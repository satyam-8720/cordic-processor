==> flow/design.v <==
module cordic #(parameter WIDTH = 32, ITER = 16)(
    input clk,
    input rst,
    input start,
    input mode,  
    input signed [WIDTH-1:0] x_in,
    input signed [WIDTH-1:0] y_in,
    input signed [WIDTH-1:0] z_in,
    output reg signed [WIDTH-1:0] x_out,
    output reg signed [WIDTH-1:0] y_out,
    output reg signed [WIDTH-1:0] z_out,
    output reg done
);
    localparam signed [WIDTH-1:0] K = 32'sd19898;   
    localparam IDLE = 2'd0, PROCESS = 2'd1, DONE = 2'd2;
    reg signed [WIDTH-1:0] x, y, z;
    reg [4:0] i;
    reg [1:0] state;
    reg signed [WIDTH-1:0] atan_table [0:15];
    initial begin
        atan_table[0] = 32'sd25736;
        atan_table[1] = 32'sd15192;
        atan_table[2] = 32'sd8027;
        atan_table[3] = 32'sd4074;
        atan_table[4] = 32'sd2045;
        atan_table[5] = 32'sd1023;
        atan_table[6] = 32'sd511;
        atan_table[7] = 32'sd256;
        atan_table[8] = 32'sd128;
        atan_table[9] = 32'sd64;
        atan_table[10] = 32'sd32;
        atan_table[11] = 32'sd16;
        atan_table[12] = 32'sd8;
        atan_table[13] = 32'sd4;
        atan_table[14] = 32'sd2;
        atan_table[15] = 32'sd1;
    end
    always @(posedge clk or posedge rst) begin
        if (rst) begin
            state <= IDLE;
            done <= 0;
            x <= 0; y <= 0; z <= 0;
            x_out <= 0; y_out <= 0; z_out <= 0;
            i <= 0;
        end 
        else begin
            case (state)
                IDLE: begin
                    done <= 0;
                    if (start) begin
                        x <= mode ? x_in : K;
                        y <= mode ? y_in : 0;
                        z <= mode ? 0 : z_in;
                        i <= 0;
                        state <= PROCESS;
                    end
                end
                PROCESS: begin
                    if (i < ITER) begin
                        if ((mode == 0 && z >= 0) || (mode == 1 && y < 0)) begin
                            x <= x - (y >>> i);
                            y <= y + (x >>> i);
                            z <= z - atan_table[i];
                        end 
                        else begin
                            x <= x + (y >>> i);
                            y <= y - (x >>> i);
                            z <= z + atan_table[i];
                        end
                        i <= i + 1;
                    end 
                    else begin
                        x_out <= x;
                        y_out <= y;
                        z_out <= z;
                        done <= 1;
                        state <= DONE;
                    end
                end
                DONE: begin
                    done <= 0;      
                    state <= IDLE;   
                end
            endcase
        end
    end
endmodule
Reports on cordic
What the tools print for cordic, step after step.
Line numbers count from 1 in the design file above.
The mark - stands for no value.

inputs
  design top = cordic
  clock port = clk
  standard-cell library = sky130hd
  timing corner = tt_025C_1v80

After elaboration
Source: Yosys, flattened and elaborated, memories not mapped. Widths are those after wreduce. Registers that Yosys merges into a memory's read port (data or address) are not register bits. Print and check cells do not count. Equal cells are merged and count once.
Yosys's memory passes give these memory sizes; they may raise the number of words (mostly to a power of two), join words into wider ones and drop unused or constant bits.

storage and ports
  bits in read-only memories = 240
  bits of input ports = 100
  bits in registers = 200
  word-level cells = 64
  memory cells = 1

memory list
  name        words  width  rd ports  write ports  RTL line  RTL
  atan_table  16     15     1         0            19        reg signed [WIDTH-1:0] atan_table [0:15];

operators by class
  add/sub/neg operators = 7
  order comparisons = 3
  eq/ne operators = 5
  bitwise logic cells = 2
  mux-type cells = 23
  shift operators = 2
  reduce/logical cells = 12

operator list
  operator                                                                 number
  32-bit two-way mux                                                       12
  32-bit parallel mux with 2-bit select                                    3
  32-bit adder                                                             3
  32-bit subtractor                                                        3
  32-bit by 5-bit >>> shifter with 32-bit output                           2
  32-bit by 1-bit >= comparator with 1-bit output (second input constant)  1
  32-bit by 1-bit < comparator with 1-bit output (second input constant)   1
  5-bit parallel mux with 2-bit select                                     1
  5-bit two-way mux                                                        2
  2-bit inequality test (second input constant)                            3
  3-bit AND reduction                                                      2
  2-bit parallel mux with 3-bit select                                     1
  5-bit by 1-bit adder with 5-bit output (second input constant)           1
  5-bit < comparator (second input constant)                               1
  2-bit AND reduction                                                      2
  2-bit nonzero test                                                       2
  2-bit two-way mux                                                        2
  3-bit nonzero test                                                       1
  1-bit logical AND                                                        2
  1-bit NOT                                                                2
  2-bit by 1-bit equality test with 1-bit output (second input constant)   1
  2-bit equality test (second input constant)                              1
  2-bit logical NOT                                                        1
  2-bit OR reduction                                                       1
  1-bit parallel mux with 2-bit select                                     1
  1-bit logical OR                                                         1
  1-bit two-way mux                                                        1

Longest topological paths
Longest topological path by Yosys (ltp), each cell counted once; first at word level (registers and memories cut), then after technology mapping (sequential cells cut; the memories' decode and read muxes count).

depth
  depth after elaboration = 6
  ABC_AREA = 0
  mapped depth = 28
  depth with buffers taken out = 23

Mapped cells and area
Yosys stat after the flow's synthesis: flattened, memories mapped to cells. It holds for the ABC_AREA given above (unset counts as 0); a run with the other value may have another netlist.
Totals and module areas in this step are rounded.

mapped netlist
  sequential area = 5030 um^2
  buffer cells = 144
  cells in the netlist = 2127
  mapped flip-flops = 201
  mapped area = 19300 um^2

cells by type
  cell type                  number  total area (um^2)
  sky130_fd_sc_hd__dfrtp_1   200     5004.8
  sky130_fd_sc_hd__mux4_2    67      1.51E+03
  sky130_fd_sc_hd__mux2_2    129     1.45E+03
  sky130_fd_sc_hd__ha_1      112     1.4E+03
  sky130_fd_sc_hd__a21oi_1   157     785.754
  sky130_fd_sc_hd__nor2_1    208     780.749
  sky130_fd_sc_hd__xnor2_1   87      761.981
  sky130_fd_sc_hd__o21ai_0   139     695.667
  sky130_fd_sc_hd__xor2_1    65      569.296
  sky130_fd_sc_hd__nand2_1   148     555.533
  sky130_fd_sc_hd__a221oi_1  56      490.47
  sky130_fd_sc_hd__mux2i_1   42      420.403
  sky130_fd_sc_hd__a21o_1    45      337.824
  sky130_fd_sc_hd__clkbuf_1  76      285.274
  sky130_fd_sc_hd__and3_1    39      243.984
  sky130_fd_sc_hd__nand2b_1  31      193.936
  sky130_fd_sc_hd__a31oi_1   28      175.168
  sky130_fd_sc_hd__inv_1     45      168.912

Not listed: further types 83, cells in them 453.

Path before layout
Source: OpenSTA report_checks on the synthesized netlist (no wires, ideal clock, input and output delay 20% of the period each), path of least setup slack; recovery checks are left aside. Register names are those of the netlist, which keeps one name where synthesis merged equal registers.

timing post-synthesis
  path kind = reg-to-reg
  start point = reg i[0]
  end point = reg z[30]
  stages on the path = 26
  time at the first pin = 0.000 ns
  setup time = 0.133 ns
  slack = 4.076 ns
  period = 9.94 ns
  path delay = 5.864 ns
  arrival time = 5.731 ns
  synthesis period reached = 5.864 ns

"path delay" is the arrival time less input delay plus setup time.
"stages on the path": output pins that drive a net of the path, with the launching flip-flop's if there is one; two outputs of one cell count as two.
"synthesis period reached" is the clock period less the worst setup slack; recovery checks do not enter. This is arithmetic on one report: input and output delays are still those of the set period (20% each).
Between the ends stands the longest chain of elaborated cells between them, by number of cells; it is not shown to be the way that was timed. Of several equally long chains one is given.
Each line given opens the expression or statement behind the cell; cells for indexed reads and writes are added by Yosys, which also makes memories of some case tables.
A memory read counts as a cell of the chain, while the word-level depth stops at memories.
A register here has more assigning lines than the two given.

on the way, post-synthesis
  cell sequence = sky130_fd_sc_hd__dfrtp_1 > sky130_fd_sc_hd__buf_6 > sky130_fd_sc_hd__buf_12 > sky130_fd_sc_hd__buf_6 > sky130_fd_sc_hd__inv_2 > sky130_fd_sc_hd__buf_2 > sky130_fd_sc_hd__ha_1 > sky130_fd_sc_hd__mux2_2 > sky130_fd_sc_hd__a21oi_1 > sky130_fd_sc_hd__and3_1 > sky130_fd_sc_hd__nand2_1 > sky130_fd_sc_hd__or3_1 > sky130_fd_sc_hd__buf_2 > sky130_fd_sc_hd__o31ai_2 > sky130_fd_sc_hd__xor2_1 > sky130_fd_sc_hd__ha_1 > sky130_fd_sc_hd__or3_1 > sky130_fd_sc_hd__o211ai_1 > sky130_fd_sc_hd__o21ai_0 > sky130_fd_sc_hd__o311a_1 > sky130_fd_sc_hd__o21ai_0 > sky130_fd_sc_hd__o21bai_1 > sky130_fd_sc_hd__a221o_1 > sky130_fd_sc_hd__o31ai_1 > sky130_fd_sc_hd__xor2_1 > sky130_fd_sc_hd__o21ai_0
  cells in the longest elaborated chain = 5
  elaborated cells on any way between the ends = 9

ends and longest elaborated chain, post-synthesis
  element                                RTL line  RTL
  from (decl)                            17        reg [4:0] i;
  from (assign)                          44        i <= 0;
  from (assign)                          70        i <= i + 1;
  memory read 16 x 15 bit                19        reg signed [WIDTH-1:0] atan_table [0:15];
  32-bit adder                           68        z <= z + atan_table[i];
  32-bit two-way mux                     60        if ((mode == 0 && z >= 0) || (mode == 1 && y < 0)) begin
  32-bit two-way mux                     59        if (i < ITER) begin
  32-bit parallel mux with 2-bit select  47        case (state)
  to (assign)                            53        z <= mode ? 0 : z_in;
  to (assign)                            63        z <= z - atan_table[i];
  to (decl)                              16        reg signed [WIDTH-1:0] x, y, z;

Worst path after layout
From the final timing report of run 1: the path of least setup slack in the routed layout; clock arrival at registers is part of the times.

timing post-layout
  path kind = reg-to-reg
  start point = reg i[1]
  end point = reg x[28]
  arrival time = 6.18 ns
  slack = 0.67 ns
  stages on the path = 25
  time at the first pin = 0.54 ns
  period = 6.42 ns
  setup time = 0.12 ns

Between the ends stands the longest chain of elaborated cells between them, by number of cells; it is not shown to be the way that was timed. Of several equally long chains one is given.
A register here has more assigning lines than the two given.

on the way, post-layout
  cell sequence = sky130_fd_sc_hd__dfrtp_4 > sky130_fd_sc_hd__buf_12 > sky130_fd_sc_hd__buf_16 > sky130_fd_sc_hd__mux4_2 > sky130_fd_sc_hd__mux2_4 > sky130_fd_sc_hd__a221o_1 > sky130_fd_sc_hd__a32oi_2 > sky130_fd_sc_hd__buf_4 > sky130_fd_sc_hd__and3_4 > sky130_fd_sc_hd__a41oi_4 > sky130_fd_sc_hd__nor2_1 > sky130_fd_sc_hd__xor2_1 > sky130_fd_sc_hd__ha_1 > sky130_fd_sc_hd__buf_4 > sky130_fd_sc_hd__a21o_1 > sky130_fd_sc_hd__a21oi_2 > sky130_fd_sc_hd__o21ai_1 > sky130_fd_sc_hd__a211oi_2 > sky130_fd_sc_hd__o31ai_4 > sky130_fd_sc_hd__o2bb2ai_2 > sky130_fd_sc_hd__or4_1 > sky130_fd_sc_hd__a31oi_2 > sky130_fd_sc_hd__xnor2_1 > sky130_fd_sc_hd__a221oi_1 > sky130_fd_sc_hd__nor2_1
  cells in the longest elaborated chain = 5
  elaborated cells on any way between the ends = 9

ends and longest elaborated chain, post-layout
  element                                         RTL line  RTL
  from (decl)                                     17        reg [4:0] i;
  from (assign)                                   44        i <= 0;
  from (assign)                                   70        i <= i + 1;
  32-bit by 5-bit >>> shifter with 32-bit output  66        x <= x + (y >>> i);
  32-bit adder                                    66
  32-bit two-way mux                              60        if ((mode == 0 && z >= 0) || (mode == 1 && y < 0)) begin
  32-bit two-way mux                              59        if (i < ITER) begin
  32-bit parallel mux with 2-bit select           47        case (state)
  to (assign)                                     51        x <= mode ? x_in : K;
  to (assign)                                     61        x <= x - (y >>> i);
  to (decl)                                       16        reg signed [WIDTH-1:0] x, y, z;

Hand-over note for cordic

cordic through Yosys and OpenROAD on sky130hd: 2 stored runs, unordered, with their settings and measured results. The constraints put input and output delay at 20% of the set period each and load the outputs with 0.01 pF.
"achieved clock period": clock period set for the run, less the worst setup slack. It is reckoned from that one timing run; input and output delays stay at 20% of the period that was set.
"critical setup path time" is the time allowed to the run's worst setup path (the clock period less input and output delay, where it has them) less its slack. Clock arrival times count: a late capture clock shortens it, a late launch clock lengthens it.
Measured values are rounded.
Settings: -- = not set for that run.

setting or result                      run 1       run 2
period_ns                              6.42        11.2
CORE_UTILIZATION                       53          36
SETUP_SLACK_MARGIN                     0.69        1.26
PLACE_DENSITY_LB_ADDON                 0.15        0.28
CTS_CLUSTER_DIAMETER                   82          --
MIN_ROUTING_LAYER                      met1        met1
CAP_MARGIN                             20          5
CORE_MARGIN                            2           2
SLEW_MARGIN                            20          20
CORE_ASPECT_RATIO                      --          1.14
CELL_PAD_IN_SITES_DETAIL_PLACEMENT     --          0
TNS_END_PERCENT                        --          45
GPL_TIMING_DRIVEN                      --          1
GPL_ROUTABILITY_DRIVEN                 --          0
netlist area reported by Yosys (um^2)  19300       19300
die footprint (um^2)                   38000       55500
std-cell area (final layout) (um^2)    24200       22400
post-route utilization (%)             67.8        42.3
worst slack on setup checks (ns)       0.668       3.01
post-route setup TNS (ns)              0.000       0.000
lowest hold slack (ns)                 0.492       0.466
achieved clock period (ns)             5.752       8.189
critical setup path time (ns)          5.75        8.19
worst setup path kind                  reg-to-reg  reg-to-reg

End of note.
